==> flow/design.v <==
module alu #(parameter OPSIZE = 4, parameter DSIZE = 16)(
  output reg [DSIZE-1:0] f,
  output wire n,
  output wire c,
  output wire v,
  input [OPSIZE-1:0] op,
  input [DSIZE-1:0] data_a,
  input [DSIZE-1:0] data_b
);
  reg co,vo;
  wire [DSIZE+1:0] da,db;
  assign da = {1'b0,data_a[DSIZE-1],data_a};
  assign db = {1'b0,data_b[DSIZE-1],data_b};
  assign c = co;
  assign v = (vo ^ f[DSIZE-1]) & ~op[OPSIZE-1];
  assign n = f[DSIZE-1] & ~op[OPSIZE-1];
  always @(*) begin
    if (op[OPSIZE-1] == 1'b0) begin
      case (op[OPSIZE-2:0])
        3'b000:
        begin
          {co,vo,f} = da;
        end
        3'b001:
        begin
          {co,vo,f} = da +1'b1;
        end
        3'b010:
        begin
          {co,vo,f} = da + {1'b0,~db[DSIZE:0]};
        end
        3'b011:
        begin
          {co,vo,f} = da + {1'b0,~db[DSIZE:0]} +1;
        end
        3'b100:
        begin
          {co,vo,f} = da + db;
        end
        3'b101:
        begin
          {co,vo,f} = da + db +1'b1;
        end
        3'b110:
        begin
          {co,vo,f} = db;
        end
        3'b111:
        begin
          {co,vo,f} = da + {1'b0,~{{DSIZE{1'b0}},1'b1}} + 1'b1;
        end
      endcase
    end else begin
      co = 1'b0;
      vo = 1'b0;
      case (op[OPSIZE-3:0])
        2'b00:
        begin
          f = data_a & data_b;
        end
        2'b01:
        begin
          f = data_a | data_b;
        end
        2'b10:
        begin
          f = data_a ^ data_b;
        end
        2'b11:
        begin
          f = ~data_a;
        end
      endcase
    end
  end
endmodule
module fu #(parameter OPSIZE = 5, parameter DSIZE = 16)(
  output reg [DSIZE-1:0] F_o,
  output reg N_o,
  output reg C_o,
  output reg V_o,
  output reg Z_o,
  input [DSIZE-1:0] data_a,
  input [DSIZE-1:0] data_b,
  input [OPSIZE-1:0] op,
  input rst_n,
  input clk
);
  wire [DSIZE-1:0] f_alu, f_shifter;
  wire n,c,v;
  alu alu(
  	.f(f_alu),
  	.n(n),
    .c(c),
    .v(v),
  	.op(op[OPSIZE-2:0]),
  	.data_a(data_a),
  	.data_b(data_b)
  );
  shifter shifter(
  	.f(f_shifter),
  	.data_b(data_b),
  	.op(op[OPSIZE-4:0])
  );
  always @(posedge clk or negedge rst_n) begin
    if (!rst_n) begin
      F_o <= {DSIZE{1'b0}};
      N_o <= 1'b0;
      C_o <= 1'b0;
      V_o <= 1'b0;
    end else begin
      case (op[OPSIZE-1])
        1'b0:
        begin
          F_o <= f_alu;
          N_o <= n;
          C_o <= c;
          V_o <= v;
        end
        1'b1:
        begin
          F_o <= f_shifter;
          N_o <= 1'b0;
          C_o <= 1'b0;
          V_o <= 1'b0;
        end
      endcase
    end
  end
  always @(*) begin
    if( F_o == {DSIZE{1'b0}} ) begin
      Z_o = 1'b1;
    end else begin
      Z_o = 1'b0;
    end
  end
endmodule
module shifter #(parameter OPSIZE = 2, parameter DSIZE = 16)(
  output reg [DSIZE-1:0] f,
  input [DSIZE-1:0] data_b,
  input [OPSIZE-1:0] op
);
  always @(*) begin
    case(op)
      2'b00:
      begin
        f <= data_b >> 1'b1;
      end
      2'b01:
      begin
        f <= data_b << 1'b1;
      end
      2'b10:
      begin
        f <= data_b >> 1'b1 | data_b << (DSIZE-1);
      end
      2'b11:
      begin
        f <= data_b << 1'b1 | data_b >> (DSIZE-1);
      end
    endcase
  end
endmodule
# ---- Reports on fu
# What the tools print for fu, step after step.
# Line numbers count from 1 in the design file above.
# Library cell names are shortened.
# A cell with - has no value.
dict set report inputs {
  top_module {fu}
  clock_port {clk}
  cell_library {sky130hd}
  corner {tt_025C_1v80}
}

# ---- Word-level counts
# Source: Yosys, flattened and elaborated, memories not mapped. Widths are those after wreduce; folded enables and synchronous resets count as part of the registers. Registers that Yosys merges into a memory's read port (data or address) are not register bits. Print and check cells do not count.
dict set report classes {
  n_addsub 8
  n_eq 10
  n_mux 11
  n_logic 12
  reduce_logical 3
}
# operator n
set ops {}
lappend ops {{18-bit case mux with 8-bit select} 1}
lappend ops {{16-bit case mux with 4-bit select} 2}
lappend ops {{17-bit by 17-bit adder with 18-bit output} 3}
lappend ops {{18-bit by 1-bit adder with 18-bit output with constant B} 3}
lappend ops {{16-bit case mux with 2-bit select} 1}
lappend ops {{17-bit by 1-bit adder with 18-bit output with constant B} 1}
lappend ops {{17-bit by 17-bit adder with 18-bit output with constant B} 1}
lappend ops {{17-bit inverter} 1}
lappend ops {{15-bit by 16-bit bitwise OR with 16-bit output} 1}
lappend ops {{16-bit by 1-bit bitwise OR with 16-bit output} 1}
lappend ops {{16-bit AND} 1}
lappend ops {{16-bit bitwise OR} 1}
lappend ops {{16-bit bitwise XOR} 1}
lappend ops {{16-bit inverter} 1}
lappend ops {{16-bit zero test} 1}
lappend ops {{16-bit two-way mux} 1}
lappend ops {{3-bit == test with constant B} 4}
lappend ops {{3-bit by 2-bit == test with 1-bit output with constant B} 2}
lappend ops {{1-bit case mux with 2-bit select} 3}
lappend ops {{2-bit == test with constant B} 2}
lappend ops {{3-bit by 1-bit == test with 1-bit output with constant B} 1}
lappend ops {{3-bit zero test} 1}
lappend ops {{1-bit two-way mux} 3}
lappend ops {{1-bit AND} 2}
lappend ops {{1-bit inverter} 2}
lappend ops {{2-bit by 1-bit == test with 1-bit output with constant B} 1}
lappend ops {{2-bit zero test} 1}
lappend ops {{1-bit bitwise XOR} 1}
dict set report word_totals {
  ff_bits 19
  inputBits 39
  out_inout_bits 20
  wordCells 48
}

# ---- Logic depth
# Longest topological path by Yosys (ltp), each cell counted once; first at word level (registers and memories cut), then after technology mapping (sequential cells cut; the memories' decode and read muxes count).
dict set report logic_depth {
  depth_word 8
  ABC_AREA 0
  ltp_mapped 16
  ltp_nobuf 14
}

# ---- After synthesis
# Source: synth_stat.txt of the flow (Yosys; design flattened, memories mapped). It holds for the ABC_AREA given above (unset counts as 0); a run with the other value may have another netlist.
# cell_type n type_area_um2
set types {}
lappend types {ha_1 51 638.112}
lappend types {dfrtp_1 19 475.456}
lappend types {a21oi_1 75 375.36}
lappend types {xnor2_1 42 367.853}
lappend types {o21ai_0 58 290.278}
lappend types {nor2_1 68 255.245}
lappend types {mux4_2 11 247.738}
lappend types {inv_1 65 243.984}
lappend types {nand2_1 60 225.216}
lappend types {a211oi_1 19 142.637}
lappend types {mux2i_1 14 140.134}
lappend types {clkbuf_1 34 127.622}
lappend types {o211ai_1 13 97.594}
lappend types {a31oi_1 15 93.84}
lappend types {nor4_1 13 81.328}
lappend types {nand3_1 15 75.072}
lappend types {nor3_1 15 75.072}
lappend types {o31ai_1 9 67.565}
# Other cell types: 66; their cells: 174.
dict set report synth_totals {
  cells 770
  yosys_area_um2 5434.0
  sequential_area_um2 475.5
  ff_cells 19
  buffers 51
}
# By module: a second synthesis without flattening, with its own total; a netlist apart from the flattened one above.
dict set report hier_totals {
  cells_unflattened 778
  hier_area_um2 5644.2
}
# Each row is one instance without its submodules.
# mod instances cells mod_area_um2 seq_area_um2
set by_module {}
lappend by_module {alu 1 711 4633.2 0.0}
lappend by_module {fu 1 45 773.2 475.5}
lappend by_module {shifter 1 22 237.7 0.0}

# ---- Worst setup path after synthesis
# OpenSTA on the mapped netlist: ideal clock, no wires. The path of least setup slack (recovery checks aside). Input and output delay are each 20% of the period. Register names are those of the netlist, which keeps one name where synthesis merged equal registers.
dict set report synth_timing {
  path_kind {input-to-reg}
  startpoint {input port data_a[3]}
  endpoint {register F_o[15]}
  tclk_ns 5.92
  input_delay_ns 1.184
  setup_ns 0.126
  launch_ns 1.184
  arrival_ns 4.324
  required_ns 5.794
  slack_ns 1.470
  path_delay_ns 3.266
  path_stages 15
  n_path_buf 3
  synth_period_reached_ns 4.45
}
# "path_delay_ns" = arrival - input delay + setup time.
# "path_stages" counts driving pins, that of a launching flip-flop among them; a cell with two outputs on the path counts twice.
# "synth_period_reached_ns" is the clock period less the worst setup slack; recovery checks do not enter. This is arithmetic on one report: input and output delays are still those of the set period (20% each).
# The rows between start and end are the longest chain of elaborated cells between them; the timing report does not say that the signal goes this way. Where chains are equally long, one stands for them.
# Each line given opens the expression or statement behind the cell; cells for indexed reads and writes are added by Yosys, which also makes memories of some case tables.
# At most two assigning lines are given for a register; there are more.
dict set report synth_between {
  path_cell_list {clkbuf_1 inv_1 ha_1 buf_6 inv_2 o41ai_4 a31oi_1 xnor2_1 o31a_1 or3_1 buf_6 o41ai_2 nand3b_1 nor2b_4 a221o_1}
  elab_chain_cells 5
  cone_cells 11
  cone_classes {8 x add/sub; 3 x mux}
}
# element line_no
set synth_lines {}
lappend synth_lines {{start, declared} 83} ;# input [DSIZE-1:0] data_a,
lappend synth_lines {{17-bit by 17-bit adder with 18-bit output} 50} ;# {co,vo,f} = da + {1'b0,~{{DSIZE{1'b0}},1'b1}} + 1'b1;
lappend synth_lines {{18-bit by 1-bit adder with 18-bit output} 50}
lappend synth_lines {{18-bit case mux with 8-bit select} 19} ;# case (op[OPSIZE-2:0])
lappend synth_lines {{16-bit two-way mux} 18} ;# if (op[OPSIZE-1] == 1'b0) begin
lappend synth_lines {{16-bit case mux with 2-bit select} 112} ;# case (op[OPSIZE-1])
lappend synth_lines {{end, assigned} 115} ;# F_o <= f_alu;
lappend synth_lines {{end, assigned} 122} ;# F_o <= f_shifter;
lappend synth_lines {{end, declared} 78} ;# output reg [DSIZE-1:0] F_o,

# ---- Timing after layout
# Path of least setup slack in the final report of run A (OpenROAD, finished layout, wires in). Where an end is a register, its clock arrival counts in the times.
dict set report layout_timing {
  path_kind {input-to-reg}
  startpoint {input port data_a[1]}
  endpoint {register F_o[14]}
  tclk_ns 4.45
  input_delay_ns 0.89
  setup_ns 0.06
  launch_ns 0.89
  arrival_ns 4.58
  required_ns 4.64
  slack_ns 0.06
  path_stages 15
  n_path_buf 3
}
# The rows between start and end are the longest chain of elaborated cells between them; the timing report does not say that the signal goes this way. Where chains are equally long, one stands for them.
# At most two assigning lines are given for a register; there are more.
dict set report layout_between {
  path_cell_list {clkdlybuf4s50_1 inv_1 ha_1 a211oi_4 o41ai_4 buf_4 o21ai_0 a21o_1 a31oi_1 or3_1 nor3_2 buf_4 a21oi_1 nor4b_1 o32a_1}
  elab_chain_cells 5
  cone_cells 11
  cone_classes {8 x add/sub; 3 x mux}
}
# element line_no
set layout_lines {}
lappend layout_lines {{start, declared} 83} ;# input [DSIZE-1:0] data_a,
lappend layout_lines {{17-bit by 17-bit adder with 18-bit output} 50} ;# {co,vo,f} = da + {1'b0,~{{DSIZE{1'b0}},1'b1}} + 1'b1;
lappend layout_lines {{18-bit by 1-bit adder with 18-bit output} 50}
lappend layout_lines {{18-bit case mux with 8-bit select} 19} ;# case (op[OPSIZE-2:0])
lappend layout_lines {{16-bit two-way mux} 18} ;# if (op[OPSIZE-1] == 1'b0) begin
lappend layout_lines {{16-bit case mux with 2-bit select} 112} ;# case (op[OPSIZE-1])
lappend layout_lines {{end, assigned} 115} ;# F_o <= f_alu;
lappend layout_lines {{end, assigned} 122} ;# F_o <= f_shifter;
lappend layout_lines {{end, declared} 78} ;# output reg [DSIZE-1:0] F_o,

; Record of 2 stored runs of the RTL-to-layout flow on fu, platform sky130hd. The runs are unordered. Constraints: input delay and output delay 20% of the set period each, output load 0.01 pF.

[run A: settings]
period_ns = 4.45
SETUP_SLACK_MARGIN = -0.16
CAP_MARGIN = 20
CORE_MARGIN = 2
CORE_UTILIZATION = 40
SLEW_MARGIN = 20
[run A: results]
synth_area_um2 = 5434.0
dieArea_um2 = 14533.5
stdcell_area_um2 = 7155.6
utilization_frac = 0.54
fin_ws_ns = 0.063

[run B: settings]
period_ns = 7.61
CORE_UTILIZATION = 59
SETUP_SLACK_MARGIN = -0.49
PLACE_DENSITY = 0.42
CELL_PAD_IN_SITES_GLOBAL_PLACEMENT = 2
CELL_PAD_IN_SITES_DETAIL_PLACEMENT = 2
TNS_END_PERCENT = 10
ABC_AREA = 1
GPL_ROUTABILITY_DRIVEN = 1
CAP_MARGIN = 40
MIN_ROUTING_LAYER = met1
MAX_ROUTING_LAYER = met4
CORE_MARGIN = 2
SLEW_MARGIN = 20
[run B: results]
outcome = stopped before the end: placement reported GPL-0301
